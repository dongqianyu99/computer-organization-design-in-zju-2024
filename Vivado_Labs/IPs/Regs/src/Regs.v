==> flow/design.v <==
`timescale 1ns / 1ps
module Regs(input clk,
			input rst,
			input [4:0] Rs1_addr, 
			input [4:0] Rs2_addr, 
			input [4:0] Wt_addr, 
			input [31:0] Wt_data, 
			input RegWrite, 
			output [31:0] Rs1_data, 
			output [31:0] Rs2_data,
			output [31: 0] Reg00,
			output [31: 0] Reg01,
			output [31: 0] Reg02,
			output [31: 0] Reg03,
			output [31: 0] Reg04,
			output [31: 0] Reg05,
			output [31: 0] Reg06,
			output [31: 0] Reg07,
			output [31: 0] Reg08,
			output [31: 0] Reg09,
			output [31: 0] Reg10,
			output [31: 0] Reg11,
			output [31: 0] Reg12,
			output [31: 0] Reg13,
			output [31: 0] Reg14,
			output [31: 0] Reg15,
			output [31: 0] Reg16,
			output [31: 0] Reg17,
			output [31: 0] Reg18,
			output [31: 0] Reg19,
			output [31: 0] Reg20,
			output [31: 0] Reg21,
			output [31: 0] Reg22,
			output [31: 0] Reg23,
			output [31: 0] Reg24,
			output [31: 0] Reg25,
			output [31: 0] Reg26,
			output [31: 0] Reg27,
			output [31: 0] Reg28,
			output [31: 0] Reg29,
			output [31: 0] Reg30,
			output [31: 0] Reg31
			);
	reg [31: 0] register [0: 31];
	integer i;
	assign Rs1_data = (Rs1_addr==0) ? 0 : register[Rs1_addr];
	assign Rs2_data = (Rs2_addr==0) ? 0 : register[Rs2_addr];
	always @(posedge clk or posedge rst) begin
		if (rst == 1)
			for (i=0; i<32; i=i+1)
				register[i] <= 0;
		else if (RegWrite == 1 && Wt_addr != 0)
			register[Wt_addr] <= Wt_data;
	end
	assign Reg00 = register[0];
	assign Reg01 = register[1];
	assign Reg02 = register[2];
	assign Reg03 = register[3];
	assign Reg04 = register[4];
	assign Reg05 = register[5];
	assign Reg06 = register[6];
	assign Reg07 = register[7];
	assign Reg08 = register[8];
	assign Reg09 = register[9];
	assign Reg10 = register[10];
	assign Reg11 = register[11];
	assign Reg12 = register[12];
	assign Reg13 = register[13];
	assign Reg14 = register[14];
	assign Reg15 = register[15];
	assign Reg16 = register[16];
	assign Reg17 = register[17];
	assign Reg18 = register[18];
	assign Reg19 = register[19];
	assign Reg20 = register[20];
	assign Reg21 = register[21];
	assign Reg22 = register[22];
	assign Reg23 = register[23];
	assign Reg24 = register[24];
	assign Reg25 = register[25];
	assign Reg26 = register[26];
	assign Reg27 = register[27];
	assign Reg28 = register[28];
	assign Reg29 = register[29];
	assign Reg30 = register[30];
	assign Reg31 = register[31];	
endmodule
[Step by step through the tools: Regs]
What the tools print for Regs, step after step.
Line numbers count from 1 in the design file above.
Library cell names are shortened.
Not given: --
Set-up
  top module: Regs
  clock input: clk
  library: sky130hd
  corner: tt_025C_1v80

[Elaborated design]
Counts by Yosys on the flattened word-level netlist (proc, flatten, opt, wreduce). Print and check cells are left out. Cells with the same type and inputs are merged into one.
Operators by class
  muxes and demuxes: 4
  eq/ne operators: 93
  reduce/logical cells: 37
Operators by type and width (number)
  32-bit parallel mux with 31-bit select: 2
  5-bit equality test (second input constant): 48
  5-bit by 4-bit equality test with 1-bit output (second input constant): 24
  2-bit AND reduction: 32
  32-bit 2-to-1 mux: 2
  5-bit by 3-bit equality test with 1-bit output (second input constant): 12
  5-bit by 2-bit equality test with 1-bit output (second input constant): 6
  5-bit by 1-bit equality test with 1-bit output (second input constant): 3
  5-bit zero test: 3
  5-bit nonzero test: 1
  1-bit logical AND: 1
Storage and ports
  bits in registers: 1024
  cells after elaboration: 166
  bits of input ports: 50
  output and inout port bits: 1088

[Longest topological paths]
Depth = most cells in a row (Yosys ltp): at word level without a register or memory, in the mapped netlist without a sequential cell, where the memories' decode and read muxes count.
Logic depth
  depth in word-level cells: 3
  ABC_AREA: 0
  depth in mapped cells: 10
  mapped depth without buffers: 5

[Mapped cells and area]
Source: synth_stat.txt of the flow (Yosys; design flattened, memories mapped). It holds for the ABC_AREA given above (unset counts as 0); a run with the other value may have another netlist.
Synthesis totals
  sequential part of the area: 25624.6 um^2
  synthesis area: 52935.8 um^2
  mapped flip-flops: 1024
  cell count: 4775
Cells by type
  dfrtp_1: number 1024, total area 2.56E+04 um^2
  mux2_2: number 994, total area 1.12E+04 um^2
  nand3_1: number 741, total area 3.71E+03 um^2
  a22oi_1: number 327, total area 2.45E+03 um^2
  nand4_1: number 213, total area 1.33E+03 um^2
  and3_1: number 193, total area 1.21E+03 um^2
  clkbuf_1: number 274, total area 1.03E+03 um^2
  buf_2: number 183, total area 915.878 um^2
  a21oi_1: number 97, total area 485.466 um^2
  a222oi_1: number 43, total area 430.413 um^2
  a2111oi_0: number 47, total area 411.645 um^2
  and4_1: number 43, total area 376.611 um^2
  a31oi_1: number 60, total area 375.36 um^2
  a22o_1: number 40, total area 350.336 um^2
  buf_1: number 78, total area 292.781 um^2
  nor4_1: number 46, total area 287.776 um^2
  and2_1: number 32, total area 200.192 um^2
  nand2_1: number 47, total area 176.419 um^2
Not listed: further types 49, cells in them 293.

[Worst setup path after synthesis]
Path of least setup slack by OpenSTA after synthesis, without wires, with an ideal clock, recovery checks aside; 20% of the period is set as input and as output delay. Where synthesis merged equal registers, the netlist keeps one of their names.
Path after synthesis
  path type: input to output
  start: in Rs1_addr[3]
  end: out Rs1_data[18]
  delay of the path: 1.559 ns
  clock period: 3.73 ns
  external input delay: 0.746 ns
  data arrival time: 2.305 ns
  slack: 0.679 ns
  data required time: 2.984 ns
  driving pins on the path: 8
  buffers on the path: 3
  launch time at the first pin: 0.746 ns
  synthesis period reached: 3.051 ns
"delay of the path" = arrival - input delay + setup time.
At an output port there is no setup time.
"driving pins on the path" counts driving pins, that of a launching flip-flop among them; a cell with two outputs on the path counts twice.
"synthesis period reached" = period - worst setup slack (recovery checks aside). The figure is calculated, with input and output delays left at 20% of the set period.
The rows between start and end are the longest chain of elaborated cells between them; the timing report does not say that the signal goes this way. Where chains are equally long, one stands for them.
A line is the first line of the expression or statement that the cell stems from. Yosys adds cells for indexed reads and writes and turns some case tables into memories.
Between the ends, after synthesis
  cells stage by stage: buf_2 -> or2_2 -> buf_2 -> nor3_4 -> buf_4 -> a22oi_1 -> and4_1 -> a31oi_1
  cells in the longest elaborated chain: 3
RTL lines, path after synthesis
  start, declared: RTL line 4  | input [4:0] Rs1_addr,
  5-bit equality test: RTL line 46  | assign Rs1_data = (Rs1_addr==0) ? 0 : register[Rs1_addr];
  32-bit parallel mux with 31-bit select: RTL line 46
  32-bit 2-to-1 mux: RTL line 46
  end, declared: RTL line 9  | output [31:0] Rs1_data,

[Path in the finished layout]
From the final timing report of flow run B: the path of least setup slack in the routed layout; clock arrival at registers is part of the times.
Path post-layout
  path type: input to output
  start: in Rs1_addr[3]
  end: out Rs1_data[0]
  clock period: 3.04 ns
  data required time: 2.43 ns
  external input delay: 0.61 ns
  driving pins on the path: 13
  slack: -0.32 ns
  buffers on the path: 8
  data arrival time: 2.76 ns
  launch time at the first pin: 0.61 ns
The rows between start and end are the longest chain of elaborated cells between them; the timing report does not say that the signal goes this way. Where chains are equally long, one stands for them.
Between the ends, post-layout
  cells stage by stage: buf_12 -> buf_8 -> or2_4 -> buf_12 -> nor3_4 -> buf_4 -> buf_12 -> buf_12 -> a22oi_1 -> and4_1 -> a31oi_4 -> buf_6 -> buf_6
  cells in the longest elaborated chain: 3
RTL lines, path post-layout
  start, declared: RTL line 4  | input [4:0] Rs1_addr,
  5-bit equality test: RTL line 46  | assign Rs1_data = (Rs1_addr==0) ? 0 : register[Rs1_addr];
  32-bit parallel mux with 31-bit select: RTL line 46
  32-bit 2-to-1 mux: RTL line 46
  end, declared: RTL line 9  | output [31:0] Rs1_data,

Appendix: measured runs

Module Regs, platform sky130hd: 2 stored runs of the flow (Yosys, OpenROAD) with differing settings, in no particular order. Input and output delays are each 20% of the period that was set; the output load is 0.01 pF.
"achieved clock period (ns)" means the clock period less the worst setup slack. The figure is calculated, with input and output delays left at 20% of the set period.
"worst setup path time (ns)" means the part of the period allowed to the worst setup path (the constraints hold back 20% at inputs and 20% at outputs) less its slack; where the path has registers, the arrival times of their clocks count too.
By "finish__power__total" is meant OpenSTA's value without simulated activity: inputs other than the clock are taken to toggle once in ten clock periods, and the tool carries that through the logic.

Flow files of flow run A
==> flow/run.sh <==
#!/bin/bash
# the make line also repeats the synthesis and layout settings of config.mk as NAME=value (left out here)
make -C /OpenROAD-flow-scripts/flow DESIGN_CONFIG=/design/flow/config.mk WORK_HOME=/design/flow/orfs CLKGATE_MAP_FILE= finish
==> flow/config.mk <==
export PLATFORM = sky130hd
export DESIGN_NAME = Regs
export DESIGN_NICKNAME = Regs
export VERILOG_FILES = /design/flow/design.v
export SDC_FILE = /design/flow/constraint.sdc
export NUM_CORES = 4
export LEC_CHECK = 0
export CAP_MARGIN = 20
export CORE_ASPECT_RATIO = 1.85
export CORE_MARGIN = 2
export CORE_UTILIZATION = 59
export GPL_ROUTABILITY_DRIVEN = 1
export GPL_TIMING_DRIVEN = 1
export SETUP_SLACK_MARGIN = 0.2
export SLEW_MARGIN = 20
==> flow/constraint.sdc <==
create_clock -name core_clock -period 2.04 [get_ports {clk}]
set_input_delay 0.4080 -clock core_clock [delete_from_list [all_inputs] [get_ports {clk}]]
set_output_delay 0.4080 -clock core_clock [all_outputs]
set_load 0.01 [all_outputs]

report of flow run A: did not finish, place, PPL-0024

Flow files of flow run B
==> flow/run.sh <==
#!/bin/bash
# the make line also repeats the synthesis and layout settings of config.mk as NAME=value (left out here)
make -C /OpenROAD-flow-scripts/flow DESIGN_CONFIG=/design/flow/config.mk WORK_HOME=/design/flow/orfs CLKGATE_MAP_FILE= finish
==> flow/config.mk <==
export PLATFORM = sky130hd
export DESIGN_NAME = Regs
export DESIGN_NICKNAME = Regs
export VERILOG_FILES = /design/flow/design.v
export SDC_FILE = /design/flow/constraint.sdc
export NUM_CORES = 4
export LEC_CHECK = 0
export CAP_MARGIN = 20
export CORE_MARGIN = 2
export CORE_UTILIZATION = 40
export SETUP_SLACK_MARGIN = 0.49
export SLEW_MARGIN = 20
==> flow/constraint.sdc <==
create_clock -name core_clock -period 3.04 [get_ports {clk}]
set_input_delay 0.6080 -clock core_clock [delete_from_list [all_inputs] [get_ports {clk}]]
set_output_delay 0.6080 -clock core_clock [all_outputs]
set_load 0.01 [all_outputs]

report of flow run B
yosys chip area after synthesis (um^2): 52935.8
finish__design__die__area: 135266.0
finish__design__instance__area__stdcell: 86491.7
finish__design__instance__utilization: 0.6579
finish__timing__setup__ws: -0.325
finish__timing__setup__tns: -10.786
finish__timing__hold__ws: 0.187
finish__power__total: 5.227e-02
achieved clock period (ns): 3.365
worst setup path time (ns): 2.15
worst setup path kind: input to output
